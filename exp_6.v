==> flow/design.v <==
`timescale 1ns / 1ps
module HalfAdder(
    input X,
    input Y,
    output Sum,
    output Carry
    );
    assign Sum = X^Y;
    assign Carry = X&Y;
endmodule
module FullAdder(
    input X,
    input Y,
    input Cin,
    output Cout,
    output Sum
    );
    assign Sum = X^Y^Cin;
    assign Cout = (X&Y) | (X&Cin) | (Y & Cin);
endmodule
module TwoBitAdder(
    input [1:0]X,
    input [1:0]Y,
    output wire Cout,
    output wire Cin,
    output[1:0] Sum
);
    wire h;
    HalfAdder half_adder(.X(X[0]), .Y(Y[0]), .Sum(Sum[0]), .Carry(h));
    FullAdder full_adder(.X(X[1]), .Y(Y[1]), .Sum(Sum[1]), .Cin(h), .Cout(Cout));
endmodule
module F1(
    input W,
    input X,
    input Y,
    input Z,
    output F1_out
    );
    assign F1_out = (W &  X & Y & Z) | (W & ~X & ~Y & Z);
endmodule
module RAM(
input CLK,
input WE,
input [3:0] A,
output [3:0] Do,
input W,
input X,
input Y,
input Z,
input [1:0] Xi,
input [1:0] Yi
);
wire [3:0] Di;
reg [3:0] RAM [31:0]; 
F1 f1(.W(W), .X(X), .Y(Y), .Z(Z), .F1_out(Di[0]));
TwoBitAdder twobitadder(.X(Xi[1:0]), .Y(Yi[1:0]),.Sum(Di[2:1]),.Cout(Di[3]));
always @(posedge CLK) begin
    if(WE)
        RAM[A] <= Di;
    end
 assign Do= RAM[A];
endmodule    
### Reports on RAM

The steps from the RTL of RAM to its reports follow in flow order.
Line numbers count from 1 in the design file above.
Operators carry their Yosys type and port widths (W data, S select, Z words).
Cell names lack the library's common part.
The mark -- stands for no value.

| inputs | value |
|---|---|
| top module | RAM |
| clock | CLK |
| cell library | sky130hd |
| timing corner | tt_025C_1v80 |

### After elaboration

Source: Yosys, flattened and elaborated, memories not mapped. Widths are those after wreduce; folded enables and synchronous resets count as part of the registers. Registers that Yosys merges into a memory's read port (data or address) are not register bits. Print and check cells do not count. Equal cells are merged and count once.
Memory sizes are those after Yosys's memory passes, which may raise the word count (mostly to a power of two), join words into wider ones and drop unused or constant bits.

| operators by class | value |
|---|---|
| multiplexer cells | 3 |
| bitwise logic cells | 18 |

Operator list:

| operator | number |
|---|---|
| $and A1 B1 Y1 | 10 |
| $mux W5 | 1 |
| $mux W4 | 1 |
| $or A1 B1 Y1 | 3 |
| $xor A1 B1 Y1 | 3 |
| $not A1 Y1 | 2 |
| $mux W1 | 1 |

| storage and ports | value |
|---|---|
| input port bits | 14 |
| memory bits (writable) | 128 |
| flip-flop bits (word level) | 0 |
| elaborated cells | 22 |
| memories | 1 |
| output and inout port bits | 4 |

Memories:

| memory | depth | width | rd ports | wr ports | RTL line | text |
|---|---|---|---|---|---|---|
| RAM | 32 | 4 | 1 | 1 | 54 | `reg [3:0] RAM [31:0];` |

### Logic depth

Yosys ltp: most cells in a row. Word level: on the elaborated netlist, between registers, memories and ports. Mapped: between sequential cells and ports; inverters and the memories' decode and read muxes count.

| depth | value |
|---|---|
| depth in word-level cells | 6 |
| ABC_AREA | 0 |
| gate-level depth with buffers | 5 |

### Synthesis result

Source: synth_stat.txt of the flow (Yosys; design flattened, memories mapped). It holds for the ABC_AREA given above (unset counts as 0); a run with the other value may have another netlist.

| synthesis totals | value |
|---|---|
| mapped area | 0.002645 mm2 |
| sequential part of the area | 0.0019218 mm2 |
| buffers | 7 |
| flip-flop cells | 64 |
| cells in the netlist | 138 |

Cells by type:

| cell | number | total area (um2) |
|---|---|---|
| edfxtp_1 | 64 | 1.92E+03 |
| mux4_2 | 10 | 225.216 |
| mux4_1 | 6 | 157.651 |
| nor2_1 | 13 | 48.797 |
| nand3_1 | 9 | 45.043 |
| a22oi_1 | 3 | 22.522 |
| buf_12 | 1 | 20.019 |
| fa_1 | 1 | 20.019 |
| nor3_1 | 4 | 20.019 |
| inv_1 | 5 | 18.768 |
| nand2_1 | 5 | 18.768 |
| buf_2 | 3 | 15.014 |
| nand3b_1 | 2 | 15.014 |
| a22oi_2 | 1 | 12.512 |
| ha_1 | 1 | 12.512 |
| nand2b_1 | 2 | 12.512 |
| nor2b_1 | 2 | 12.512 |
| buf_6 | 1 | 11.261 |

Not listed: further types 5, cells in them 5.
The figures by module come from a second, unflattened synthesis with its own total; it is not the netlist above.

| second synthesis, totals | value |
|---|---|
| cell total of the unflattened synthesis | 135 |
| area total of the unflattened synthesis | 0.0026375 mm2 |

Rows give one instance, submodules left out.

Modules:

| module | cells | area (mm2) | instances |
|---|---|---|---|
| RAM | 129 | 0.0025787 | 1 |
| FullAdder | 1 | 0.00002 | 1 |
| F1 | 2 | 0.000015 | 1 |
| HalfAdder | 1 | 0.0000125 | 1 |
| TwoBitAdder | 2 | 0.0000113 | 1 |

### Timing after synthesis

Source: OpenSTA report_checks on the synthesized netlist (no wires, ideal clock, input and output delay 20% of the period each), path of least setup slack; recovery checks are left aside. Register names are those of the netlist, which keeps one name where synthesis merged equal registers.

| path after synthesis | value |
|---|---|
| path type | input-to-output |
| start | input port A[0] |
| end | output port Do[2] |
| path delay | 1.019 ns |
| input delay | 0.456 ns |
| external output delay | 0.456 ns |
| arrival | 1.475 ns |
| slack | 0.349 ns |
| buffers on the path | 2 |
| required time | 1.824 ns |
| period | 2.28 ns |
| stages | 5 |
| period reached after synthesis | 1.931 ns |

"path delay" is the arrival time less input delay plus setup time.
A path that ends at an output port has no setup time.
"stages": output pins that drive a net of the path, with the launching flip-flop's if there is one; two outputs of one cell count as two.
"period reached after synthesis" is the clock period less the worst setup slack; recovery checks do not enter. This is arithmetic on one report: input and output delays are still those of the set period (20% each).
The rows between start and end are the longest chain of elaborated cells between them; the timing report does not say that the signal goes this way. Where chains are equally long, one stands for them.
Each line given opens the expression or statement behind the cell; cells for indexed reads and writes are added by Yosys, which also makes memories of some case tables.
A memory read counts as a cell of the chain, while the word-level depth stops at memories.

| between the ends, after synthesis | value |
|---|---|
| path through | buf_6 > buf_12 > mux4_2 > a22oi_2 > nand3_1 |
| cells in the longest elaborated chain | 1 |
| elaborated cells on any way between the ends | 1 |
| RTL lines with such cells | 1 |

RTL lines, path after synthesis:

| what | RTL line | text |
|---|---|---|
| start, declared | 44 | `input [3:0] A,` |
| $mem_v2 Z32 W4 | 54 | `reg [3:0] RAM [31:0];` |
| end, declared | 45 | `output [3:0] Do,` |

### Path in the finished layout

From the final timing report of record 1: the path of least setup slack in the routed layout; clock arrival at registers is part of the times.

| path post-layout | value |
|---|---|
| path type | reg-to-output |
| start | memory RAM[3][0] |
| end | output port Do[0] |
| buffers on the path | 1 |
| period | 1.65 ns |
| required time | 1.32 ns |
| slack | -0.36 ns |
| arrival | 1.68 ns |
| external output delay | 0.33 ns |
| stages | 5 |

The rows between start and end are the longest chain of elaborated cells between them; the timing report does not say that the signal goes this way. Where chains are equally long, one stands for them.
A memory read counts as a cell of the chain, while the word-level depth stops at memories.

| between the ends, post-layout | value |
|---|---|
| path through | edfxtp_1 > mux4_2 > a22oi_2 > nand3_2 > buf_6 |
| cells in the longest elaborated chain | 1 |
| elaborated cells on any way between the ends | 1 |
| RTL lines with such cells | 1 |

RTL lines, path post-layout:

| what | RTL line | text |
|---|---|---|
| start, declared | 54 | `reg [3:0] RAM [31:0];` |
| $mem_v2 Z32 W4 | 54 |  |
| end, declared | 45 | `output [3:0] Do,` |

Module RAM, platform sky130hd: 2 stored runs of the flow (Yosys, OpenROAD) with differing settings, in no particular order. Input and output delays are each 20% of the period that was set; the output load is 0.01 pF.
"achieved period" means the clock period less the worst setup slack. The figure is calculated, with input and output delays left at 20% of the set period.
"time of the worst setup path": the worst setup path's part of the clock period (all of it between registers, 20% less for each end at a port) less its slack. A launch clock that arrives late makes it longer, a capture clock that arrives late makes it shorter.
"total design power" is the tool's figure for a default switching activity; nothing was simulated.
A setting shown as - is not set for that run.

| setting or result | record 1 | record 2 |
|---|---|---|
| period_ns | 1.65 | 1.73 |
| CORE_UTILIZATION | 36 | 40 |
| SETUP_SLACK_MARGIN | -0.1 | 0.19 |
| CORE_ASPECT_RATIO | 0.69 | - |
| CELL_PAD_IN_SITES_GLOBAL_PLACEMENT | 1 | - |
| GPL_TIMING_DRIVEN | 0 | - |
| GPL_ROUTABILITY_DRIVEN | 1 | - |
| CAP_MARGIN | 15 | 20 |
| CORE_MARGIN | 2 | 2 |
| SLEW_MARGIN | 20 | 20 |
| netlist area reported by Yosys (mm2) | 0.002645 | 0.002645 |
| worst hold slack in the final report (ns) | 0.599 | 0.612 |
| time of the worst setup path (ns) | 1.68 | 1.70 |
| kind of the worst setup path | reg-to-output | reg-to-output |
| die area (mm2) | 0.0080607 | 0.0072786 |
| utilization of the finished layout | 0.465 | 0.556 |
| total design power (mW) | 3.562 | 3.632 |
| setup slack of the worst path (ns) | -0.362 | -0.317 |
| summed negative setup slack (ns) | -1.978 | -1.129 |
| achieved period (ns) | 2.012 | 2.047 |
| standard-cell area after layout (mm2) | 0.0032406 | 0.0035497 |
